==> flow/design.v <==
module adder_dataflow (s,co,a,b,ci);
    parameter width = 32;
    output [width-1:0] s;
    output co;
    input [width-1:0] a,b;
    input ci;
    assign {co, s} = a + b + ci;
endmodule
module adder_dataflow_reg(s, co, a, b, ci, clk);
    parameter width = 32;
    output [width-1:0] s;
    output co;
    input [width-1:0] a,b;
    input ci;
    input clk;
    wire cout;
    wire [31:0] sum;
    adder_dataflow adder (
        .s(sum),
        .co(cout),
        .a(a),
        .b(b),
        .ci(ci)
    );
    D_FF s_ff_reg (
        .clk(clk),
        .d(sum),
        .q(s)
    );
    D_FF_2 cout_ff_reg (
        .clk(clk),
        .d( cout), 
        .q(co)
    );
endmodule
module D_FF(q,d,clk);
    output reg [31:0] q;
    input [31:0] d; 
    input clk;
    always @( posedge clk) begin
        q <= d;
    end
endmodule
module D_FF_2(q,d,clk);
    output reg q;
    input d; 
    input clk;
    always @( posedge clk) begin
        q <= d;
    end
endmodule
module adder_structure_reg(s, co, a, b, ci, clk);
    parameter width = 32;
    output [width-1:0] s;
    output co;
    input [width-1:0] a,b;
    input ci;
    input clk;
    wire cout;
    wire [31:0] sum;
    adder_structure adder (
        .s(sum),
        .co(cout),
        .a(a),
        .b(b),
        .ci(ci)
    );
    D_FF s_ff_reg (
        .clk(clk),
        .d(sum),
        .q(s)
    );
    D_FF_2 cout_ff_reg (
        .clk(clk),
        .d( cout), 
        .q(co)
    );
endmodule
* Tool chain data of adder_dataflow_reg
What the tools print for adder_dataflow_reg, step after step.
Line numbers count from 1 in the design file above.
Operators carry their Yosys type and port widths (W data, S select, Z words).
Library cell names are shortened.
Not given: -
- Top module :: adder_dataflow_reg
- Clock port :: clk
- Library :: sky130hd
- Timing corner :: tt_025C_1v80

* After elaboration
Source: Yosys, flattened and elaborated, memories not mapped. Widths are those after wreduce; folded enables and synchronous resets count as part of the registers. Registers that Yosys merges into a memory's read port (data or address) are not register bits. Print and check cells do not count. Equal cells are merged and count once.
- Register bits :: 33
- Input port bits :: 66
- Add/subtract/negate cells :: 2
** Operators by type and width (count)
- $add A32 B32 Y33 :: 1
- $add A33 B1 Y33 :: 1

* Longest topological paths
Depth = most cells in a row (Yosys ltp): at word level without a register or memory, in the mapped netlist without a sequential cell, where the memories' decode and read muxes count.
- Word-level depth :: 2
- ABC_AREA :: 0
- Mapped depth :: 9
- Depth with buffers taken out :: 9

* After synthesis
Source: synth_stat.txt of the flow (Yosys; design flattened, memories mapped). It holds for the ABC_AREA given above (unset counts as 0); a run with the other value may have another netlist.
- Standard cells after synthesis :: 292
- Synthesis area :: 2514.9 µm²
- Flip-flop cells :: 33
- Buffer cells :: 5
** Cell types (count)
- dfxtp_1 :: 33
- ha_1 :: 31
- a21oi_1 :: 34
- xor2_1 :: 15
- a21o_1 :: 12
- xnor2_1 :: 10
- nand2_1 :: 23
- nor2_1 :: 20
- o21ai_0 :: 12
- nand4_1 :: 8
- a211oi_1 :: 6
- fa_1 :: 2
- o21ai_1 :: 8
- o21bai_1 :: 5
- nor3_1 :: 7
- buf_6 :: 3
- o211ai_1 :: 4
- o21a_1 :: 4
Other cell types: 35; their cells: 55.
The figures by module come from a second, unflattened synthesis with its own total; it is not the netlist above.
- Cell total of the unflattened synthesis :: 278
- Area total of the unflattened synthesis :: 2399.8 µm²
Each row is one instance without its submodules.
** By module
- adder_dataflow :: times used 1, cells 245, area 1739.2 µm², seq. area 0.0 µm²
- D_FF :: times used 1, cells 32, area 640.6 µm², seq. area 640.6 µm²
- D_FF_2 :: times used 1, cells 1, area 20.0 µm², seq. area 20.0 µm²
- adder_dataflow_reg :: times used 1, cells 0, area 0.0 µm², seq. area 0.0 µm²

* Path before layout
Path of least setup slack by OpenSTA after synthesis, without wires, with an ideal clock, recovery checks aside; 20% of the period is set as input and as output delay. Where synthesis merged equal registers, the netlist keeps one of their names.
- Kind :: input to register
- Start :: in a[0]
- End :: reg s_ff_reg.q[28]
- Period :: 5470 ps
- External input delay :: 1094 ps
- Setup time :: 135 ps
- Arrival :: 3239 ps
- Path slack :: 2096 ps
- Delay of the path :: 2280 ps
- Stages on the path :: 9
- Synthesis period reached :: 3374 ps
"delay of the path" is the arrival time less input delay plus setup time.
"stages on the path": output pins that drive a net of the path, with the launching flip-flop's if there is one; two outputs of one cell count as two.
"synthesis period reached" is the clock period less the worst setup slack; recovery checks do not enter. This is arithmetic on one report: input and output delays are still those of the set period (20% each).
Between the ends stands the longest chain of elaborated cells between them, by number of cells; it is not shown to be the way that was timed. Of several equally long chains one is given.
Each line given opens the expression or statement behind the cell; cells for indexed reads and writes are added by Yosys, which also makes memories of some case tables.
- Cells stage by stage :: fa_1 fa_1 a21oi_1 o32ai_1 o211ai_2 a21o_1 o21ai_2 a2111oi_0 a311oi_1
- Length of the longest elaborated chain :: 2
- Elaborated cells between the ends (all ways) :: 2
- Source lines of those cells :: 1
- Classes of those cells :: add/sub (2)
** Ends and longest elaborated chain, after synthesis
- start: declaration :: RTL line 13 : input [width-1:0] a,b;
- $add A32 B32 Y33 :: RTL line 7 : assign {co, s} = a + b + ci;
- $add A33 B1 Y33 :: RTL line 7
- end: assignment :: RTL line 41 : q <= d;
- end: declaration :: RTL line 37 : output reg [31:0] q;

Lab notebook: adder_dataflow_reg

adder_dataflow_reg: 2 stored runs of the Yosys and OpenROAD flow on sky130hd. The settings differ; the order carries no meaning. The constraints put input and output delay at 20% of the set period each and load the outputs with 0.01 pF.

* Job 1
** Files
==> flow/run.sh <==
#!/bin/bash
# the make line also repeats the synthesis and layout settings of config.mk as NAME=value (left out here)
make -C /OpenROAD-flow-scripts/flow DESIGN_CONFIG=/design/flow/config.mk WORK_HOME=/design/flow/orfs CLKGATE_MAP_FILE= finish
==> flow/config.mk <==
export PLATFORM = sky130hd
export DESIGN_NAME = adder_dataflow_reg
export DESIGN_NICKNAME = adder_dataflow_reg
export VERILOG_FILES = /design/flow/design.v
export SDC_FILE = /design/flow/constraint.sdc
export NUM_CORES = 4
export LEC_CHECK = 0
export CAP_MARGIN = 20
export CELL_PAD_IN_SITES_DETAIL_PLACEMENT = 1
export CELL_PAD_IN_SITES_GLOBAL_PLACEMENT = 3
export CORE_ASPECT_RATIO = 0.93
export CORE_MARGIN = 2
export CORE_UTILIZATION = 59
export CTS_CLUSTER_SIZE = 62
export GPL_TIMING_DRIVEN = 0
export HOLD_SLACK_MARGIN = 0.07
export MAX_ROUTING_LAYER = met5
export PLACE_DENSITY_LB_ADDON = 0.08
export SLEW_MARGIN = 20
==> flow/constraint.sdc <==
create_clock -name core_clock -period 2.75 [get_ports {clk}]
set_input_delay 0.5500 -clock core_clock [delete_from_list [all_inputs] [get_ports {clk}]]
set_output_delay 0.5500 -clock core_clock [all_outputs]
set_load 0.01 [all_outputs]
** Results
No results, placement failed with FLW-0024.

* Job 2
** Files
==> flow/run.sh <==
#!/bin/bash
# the make line also repeats the synthesis and layout settings of config.mk as NAME=value (left out here)
make -C /OpenROAD-flow-scripts/flow DESIGN_CONFIG=/design/flow/config.mk WORK_HOME=/design/flow/orfs CLKGATE_MAP_FILE= finish
==> flow/config.mk <==
export PLATFORM = sky130hd
export DESIGN_NAME = adder_dataflow_reg
export DESIGN_NICKNAME = adder_dataflow_reg
export VERILOG_FILES = /design/flow/design.v
export SDC_FILE = /design/flow/constraint.sdc
export NUM_CORES = 4
export LEC_CHECK = 0
export CAP_MARGIN = 30
export CELL_PAD_IN_SITES_DETAIL_PLACEMENT = 2
export CELL_PAD_IN_SITES_GLOBAL_PLACEMENT = 2
export CORE_MARGIN = 6
export CORE_UTILIZATION = 55
export CTS_CLUSTER_DIAMETER = 81
export CTS_CLUSTER_SIZE = 88
export GPL_ROUTABILITY_DRIVEN = 1
export GPL_TIMING_DRIVEN = 0
export PLACE_DENSITY_LB_ADDON = 0.26
export SETUP_SLACK_MARGIN = 1.44
export SLEW_MARGIN = 5
export TNS_END_PERCENT = 60
==> flow/constraint.sdc <==
create_clock -name core_clock -period 6.01 [get_ports {clk}]
set_input_delay 1.2020 -clock core_clock [delete_from_list [all_inputs] [get_ports {clk}]]
set_output_delay 1.2020 -clock core_clock [all_outputs]
set_load 0.01 [all_outputs]
** Results
No results, placement failed with FLW-0024.
